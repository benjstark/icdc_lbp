==> flow/design.v <==
`timescale 1ns/10ps
module LBP ( clk, reset, gray_addr, gray_req, gray_ready, gray_data, lbp_addr, lbp_valid, lbp_data, finish);
input           clk;
input           reset;
output [13:0]   gray_addr;
output         	gray_req;
input   	    gray_ready;
input  [7:0] 	gray_data;
output [13:0] 	lbp_addr;
output  	    lbp_valid;
output [7:0] 	lbp_data;
output      	finish;
reg [6:0] pos_x, pos_y;
reg [3:0] cnt;
reg [2:0] cs, ns;
parameter [2:0] IDLE        = 3'h0,
                READ        = 3'h1,
                PROCESS     = 3'h2,
                OUT_DATA    = 3'h3,
                DONE        = 3'h4;
always @(posedge clk or posedge reset)begin
    if(reset)begin
        cs <= IDLE;
    end
    else begin
        cs <= ns;
    end
end
always @(*)begin
    case(cs)
        IDLE:begin
            if(gray_ready)  ns <= READ;
            else            ns <= IDLE;
        end
        READ:begin
            if((!(| pos_x)) || (& pos_x) || (!(| pos_y)) || (& pos_y))   ns <= OUT_DATA;
            else                                                         ns <= PROCESS;
        end
        PROCESS:begin
            if(cnt == 4'ha) ns <= OUT_DATA;
            else            ns <= PROCESS;
        end
        OUT_DATA:begin
            if((& pos_y) && (& pos_x))  ns <= DONE;
            else            ns <= READ;
        end
        default:            ns <= IDLE;
    endcase
end
always @(posedge clk or posedge reset)begin
    if(reset)begin
        {pos_y, pos_x} <= 14'h0;
    end
    else begin
        case(cs)
            IDLE:   {pos_y, pos_x} <= 14'h0;
            OUT_DATA:begin
                {pos_y, pos_x} <= {pos_y, pos_x} + 14'h1;
            end
        endcase
    end
end
reg gray_req;
reg [13:0] gray_addr;
always @(posedge clk or posedge reset)begin
    if(reset)begin
        gray_req <= 1'h0;
    end
    else begin
        if(ns == PROCESS)  gray_req <= 1'h1;
        else            gray_req <= 1'h0;
    end
end
always @(*)begin
    case(cnt)
        4'h0:   gray_addr <= {pos_y, pos_x};
        4'h1:   gray_addr <= {pos_y - 4'h1, pos_x - 4'h1};
        4'h2:   gray_addr <= {pos_y - 4'h1, pos_x};
        4'h3:   gray_addr <= {pos_y - 4'h1, pos_x + 4'h1};
        4'h4:   gray_addr <= {pos_y, pos_x - 4'h1};
        4'h5:   gray_addr <= {pos_y, pos_x + 4'h1};
        4'h6:   gray_addr <= {pos_y + 4'h1, pos_x - 4'h1};
        4'h7:   gray_addr <= {pos_y + 4'h1, pos_x};
        4'h8:   gray_addr <= {pos_y + 4'h1, pos_x + 4'h1};
        default:gray_addr <= {pos_y, pos_x};
    endcase
end
reg [7:0] lbp;
reg [7:0] gray_center;
reg compare;
always @(posedge clk or posedge reset)begin
    if(reset)begin
        cnt <= 4'h0;
    end
    else begin
        if(cs == PROCESS)begin
            if(cnt < 4'ha)  cnt <= cnt + 4'h1;
            else            cnt <= 4'h0;
        end
    end
end
always @(posedge clk or posedge reset)begin
    if(reset)begin
        compare <= 1'h0;
    end
    else begin
        if(!cnt)    compare <= 1'h0;
        else        compare <= (gray_data >= gray_center) ? 1'h1 : 1'h0;
    end
end
always @(posedge clk or posedge reset)begin
    if(reset)begin
        gray_center <= 8'h0;
    end
    else begin
        gray_center <= (!cnt) ? gray_data : gray_center;
    end
end
always @(posedge clk or posedge reset)begin
    if(reset)begin
        lbp <= 8'h0;
    end
    else begin
        case(cnt)
            0:          lbp <= 8'h0;
            1:          lbp <= 8'h0;
            2:          lbp[0] <= compare;
            3:          lbp[1] <= compare;
            4:          lbp[2] <= compare;
            5:          lbp[3] <= compare;
            6:          lbp[4] <= compare;
            7:          lbp[5] <= compare;
            8:          lbp[6] <= compare;
            9:          lbp[7] <= compare;
            default:    lbp <= 8'h0;
        endcase
    end
end
reg lbp_valid;
reg [7:0] lbp_data;
wire [13:0] lbp_addr;
assign lbp_addr = {pos_y, pos_x};
always @(posedge clk or posedge reset)begin
    if(reset)begin
        lbp_valid <= 1'h0;
    end
    else begin
        if(ns == OUT_DATA)  lbp_valid <= 1'h1;
        else                lbp_valid <= 1'h0;
    end
end
always @(posedge clk or posedge reset)begin
    if(reset)begin
        lbp_data <= 8'h0;
    end
    else begin
        if(ns == OUT_DATA)begin
            if((!(| pos_x)) || (& pos_x) || (!(| pos_y)) || (& pos_y))   lbp_data <= 8'h0;
            else                                                         lbp_data <= lbp;
        end
    end
end
reg finish;
always @(posedge clk or posedge reset)begin
    if(reset)begin
        finish <= 1'h0;
    end
    else begin
        if(ns == DONE)  finish <= 1'h1;
        else            finish <= 1'h0;
    end
end
endmodule
=== From RTL to reports: LBP ===
What the tools print for LBP, step after step.
Line numbers count from 1 in the design file above.
Cell names lack the library's common part.
Not given: n/a

* Design top: LBP
* Clock port: clk
* Cell library: sky130hd
* Corner: tt_025C_1v80

=== Word level ===
Source: Yosys, flattened and elaborated, memories not mapped. Widths are those after wreduce. Registers that Yosys merges into a memory's read port (data or address) are not register bits. Print and check cells do not count. Equal cells are merged and count once.

* Reductions and logical operators: 21
* Muxes and demuxes: 23
* Add/sub/neg operators: 6
* $lt $le $gt $ge: 2
* Eq/ne operators: 16

{| class="wikitable"
|+ Operator list
! cell !! count
|-
| 14-bit case mux with 8-bit select || 1
|-
| 7-bit OR reduction || 10
|-
| 7-bit case mux with 2-bit select || 2
|-
| 4-bit by 3-bit equality test with 1-bit output with constant B || 4
|-
| 1-bit case mux with 2-bit select || 8
|-
| 14-bit by 1-bit adder with 14-bit output with constant B || 1
|-
| 7-bit by 1-bit adder with 7-bit output with constant B || 2
|-
| 7-bit by 1-bit subtractor with 7-bit output with constant B || 2
|-
| 7-bit AND reduction || 2
|-
| 3-bit by 2-bit equality test with 1-bit output with constant B || 4
|-
| 4-bit equality test with constant B || 3
|-
| 3-bit case mux with 4-bit select || 1
|-
| 4-bit by 2-bit equality test with 1-bit output with constant B || 2
|-
| 8-bit greater-or-equal comparator || 1
|-
| 8-bit 2-to-1 mux || 1
|-
| 1-bit 2-to-1 mux || 8
|-
| 4-bit by 1-bit adder with 4-bit output with constant B || 1
|-
| 4-bit by 1-bit equality test with 1-bit output with constant B || 1
|-
| 4-bit < comparator with constant B || 1
|-
| 4-bit logical NOT || 1
|-
| 4-bit 2-to-1 mux || 1
|-
| 1-bit logical OR || 3
|-
| 3-bit by 1-bit equality test with 1-bit output with constant B || 1
|-
| 3-bit equality test with constant B || 1
|-
| 3-bit logical NOT || 1
|-
| 3-bit 2-to-1 mux || 1
|-
| 1-bit logical NOT || 2
|-
| 2-bit nonzero test || 1
|-
| 1-bit logical AND || 1
|}

* Output and inout bits: 39
* Elaborated cells: 86
* Register bits: 49
* Bits of input ports: 11

=== Longest topological paths ===
Yosys ltp: most cells in a row. Word level: on the elaborated netlist, between registers, memories and ports. Mapped: between sequential cells and ports; inverters and the memories' decode and read muxes count.

* Depth after elaboration: 9
* ABC_AREA: 0
* Mapped depth: 9
* Mapped depth without buffers: 7

=== After synthesis ===
The flow's flattened synthesis, as Yosys stat reports it; memories are mapped. The netlist is that of the ABC_AREA named above (0 if unset); the other value can give another one.

{| class="wikitable"
|+ Cells by type
! cell type !! count !! area in all (um^2)
|-
| dfrtp_1 || 50 || 1251.2
|-
| ha_1 || 18 || 225.216
|-
| o21ai_0 || 39 || 195.187
|-
| nand2_1 || 35 || 131.376
|-
| nor2_1 || 30 || 112.608
|-
| inv_1 || 28 || 105.101
|-
| nand3_1 || 19 || 95.091
|-
| a22o_1 || 9 || 78.826
|-
| nor3_1 || 15 || 75.072
|-
| a21oi_1 || 13 || 65.062
|-
| o31ai_1 || 7 || 52.55
|-
| a211oi_1 || 6 || 45.043
|-
| a21o_1 || 6 || 45.043
|-
| buf_4 || 6 || 45.043
|-
| o22ai_1 || 7 || 43.792
|-
| a31oi_1 || 6 || 37.536
|-
| clkbuf_1 || 10 || 37.536
|-
| o41ai_1 || 4 || 35.034
|}

Not listed: further types 44, cells in them 67.

* Cell area after synthesis: 3253.1 um^2
* Flip-flop cells: 51
* Buffers: 20
* Area of sequential cells: 1277.5 um^2
* Mapped cells: 375

=== Worst setup path after synthesis ===
Path of least setup slack by OpenSTA after synthesis, without wires, with an ideal clock, recovery checks aside; 20% of the period is set as input and as output delay. Where synthesis merged equal registers, the netlist keeps one of their names.

* Path type: flip-flop to output port
* From: register cnt[1]
* To: output gray_addr[9]
* Path slack: 1772 ps
* Stages on the path: 8
* Path delay: 1924 ps
* Output delay: 924 ps
* Clock period: 4620 ps
* Data arrival time: 1924 ps
* Path buffers: 1
* Data required time: 3696 ps
* Launch time at the first pin: 0 ps
* Synthesis period reached: 2848 ps

"path delay" is the arrival time less input delay plus setup time.
A path that ends at an output port has no setup time.
"stages on the path" counts driving pins, that of a launching flip-flop among them; a cell with two outputs on the path counts twice.
"synthesis period reached" = period - worst setup slack (recovery checks aside). The figure is calculated, with input and output delays left at 20% of the set period.
Between the ends stands the longest chain of elaborated cells between them, by number of cells; it is not shown to be the way that was timed. Of several equally long chains one is given.
A line is the first line of the expression or statement that the cell stems from. Yosys adds cells for indexed reads and writes and turns some case tables into memories.
A register here has more assigning lines than the two given.

* Cells stage by stage: dfrtp_1 inv_1 ha_1 clkbuf_1 or3_1 o221ai_1 nor2_1 a21oi_1
* Cells in the longest elaborated chain: 2
* Elaborated cells between the ends (all ways): 9
* Those cells by class: eq/ne: 8; mux: 1

{| class="wikitable"
|+ RTL lines, path post-synthesis
! item !! RTL line !! text
|-
| from (decl) || 14 || <nowiki>reg [3:0] cnt;</nowiki>
|-
| from (assign) || 93 || <nowiki>cnt <= 4'h0;</nowiki>
|-
| from (assign) || 97 || <nowiki>if(cnt < 4'ha)  cnt <= cnt + 4'h1;</nowiki>
|-
| 4-bit equality test || 75 || <nowiki>case(cnt)</nowiki>
|-
| 14-bit case mux with 8-bit select || 75 ||
|-
| to (decl) || 5 || <nowiki>output [13:0]   gray_addr;</nowiki>
|}

=== Timing after layout ===
From the final timing report of run 2: the path of least setup slack in the routed layout; clock arrival at registers is part of the times.
The path's times are printed in steps of 10 ps; the period is the one set.

* Path type: flip-flop to output port
* From: register cnt[1]
* To: output gray_addr[11]
* Data arrival time: 2390 ps
* Output delay: 840 ps
* Path buffers: 3
* Launch time at the first pin: 320 ps
* Stages on the path: 11
* Clock period: 4220 ps
* Path slack: 990 ps
* Data required time: 3380 ps

Between the ends stands the longest chain of elaborated cells between them, by number of cells; it is not shown to be the way that was timed. Of several equally long chains one is given.
A register here has more assigning lines than the two given.

* Cells stage by stage: dfrtp_1 inv_2 buf_4 ha_4 nand3b_1 o31a_1 buf_4 o22ai_1 nor2_1 a21oi_1 buf_2
* Cells in the longest elaborated chain: 2
* Elaborated cells between the ends (all ways): 9
* Those cells by class: eq/ne: 8; mux: 1

{| class="wikitable"
|+ RTL lines, path after layout
! item !! RTL line !! text
|-
| from (decl) || 14 || <nowiki>reg [3:0] cnt;</nowiki>
|-
| from (assign) || 93 || <nowiki>cnt <= 4'h0;</nowiki>
|-
| from (assign) || 97 || <nowiki>if(cnt < 4'ha)  cnt <= cnt + 4'h1;</nowiki>
|-
| 4-bit equality test || 75 || <nowiki>case(cnt)</nowiki>
|-
| 14-bit case mux with 8-bit select || 75 ||
|-
| to (decl) || 5 || <nowiki>output [13:0]   gray_addr;</nowiki>
|}

Settings and measured results of 2 stored flow runs for module LBP (sky130hd), not sorted in any way. The constraints put input and output delay at 20% of the set period each and load the outputs with 0.01 pF.
"reached clock period" is the run's clock period less its worst setup slack. It is reckoned from that one timing run; input and output delays stay at 20% of the period that was set.
By "allowed time less slack (worst setup path)" is meant the share of the clock period that the worst setup path is allowed (20% is reserved at inputs, 20% at outputs), minus its slack. Clock arrival times at its registers enter into it.
"overall power": no workload was simulated; the value follows from the tool's default switching activity.
"allowed time less slack (worst setup path)" is given in steps of 10 ps.

=== Run 1 ===
{| class="wikitable"
! Setting !! Value
|-
| period_ns || 2.81
|-
| CORE_UTILIZATION || 67
|-
| SETUP_SLACK_MARGIN || -0.08
|-
| PLACE_DENSITY || 0.48
|-
| HOLD_SLACK_MARGIN || -0.08
|-
| CORE_ASPECT_RATIO || 1.13
|-
| CELL_PAD_IN_SITES_DETAIL_PLACEMENT || 2
|-
| TNS_END_PERCENT || 25
|-
| ABC_AREA || 1
|-
| GPL_ROUTABILITY_DRIVEN || 1
|-
| SLEW_MARGIN || 5
|-
| MAX_ROUTING_LAYER || met5
|-
| CAP_MARGIN || 20
|-
| CORE_MARGIN || 2
|}
Did not finish, placement stopped with DPL-0033.

=== Run 2 ===
{| class="wikitable"
! Setting !! Value
|-
| period_ns || 4.22
|-
| CORE_UTILIZATION || 37
|-
| SETUP_SLACK_MARGIN || 1.23
|-
| PLACE_DENSITY_LB_ADDON || 0.23
|-
| CORE_MARGIN || 10
|-
| TNS_END_PERCENT || 100
|-
| ABC_AREA || 0
|-
| GPL_TIMING_DRIVEN || 0
|-
| CTS_CLUSTER_DIAMETER || 273
|-
| SLEW_MARGIN || 5
|-
| MIN_ROUTING_LAYER || met2
|-
| MAX_ROUTING_LAYER || met4
|-
| CAP_MARGIN || 20
|-
! Result !! Value
|-
| Overall power || 0.8356 mW
|-
| Worst hold slack in the final report || 444 ps
|-
| Allowed time less slack (worst setup path) || 2390 ps
|-
| Worst setup path kind || flip-flop to output port
|-
| Sum of negative setup slack || 0 ps
|-
| Standard-cell area after layout || 4364.2 um^2
|-
| Chip area after synthesis (Yosys) || 3253.1 um^2
|-
| Final design utilization || 50.5 %
|-
| Reached clock period || 3231 ps
|-
| Die size || 12942.5 um^2
|-
| Worst slack on setup checks || 989 ps
|}
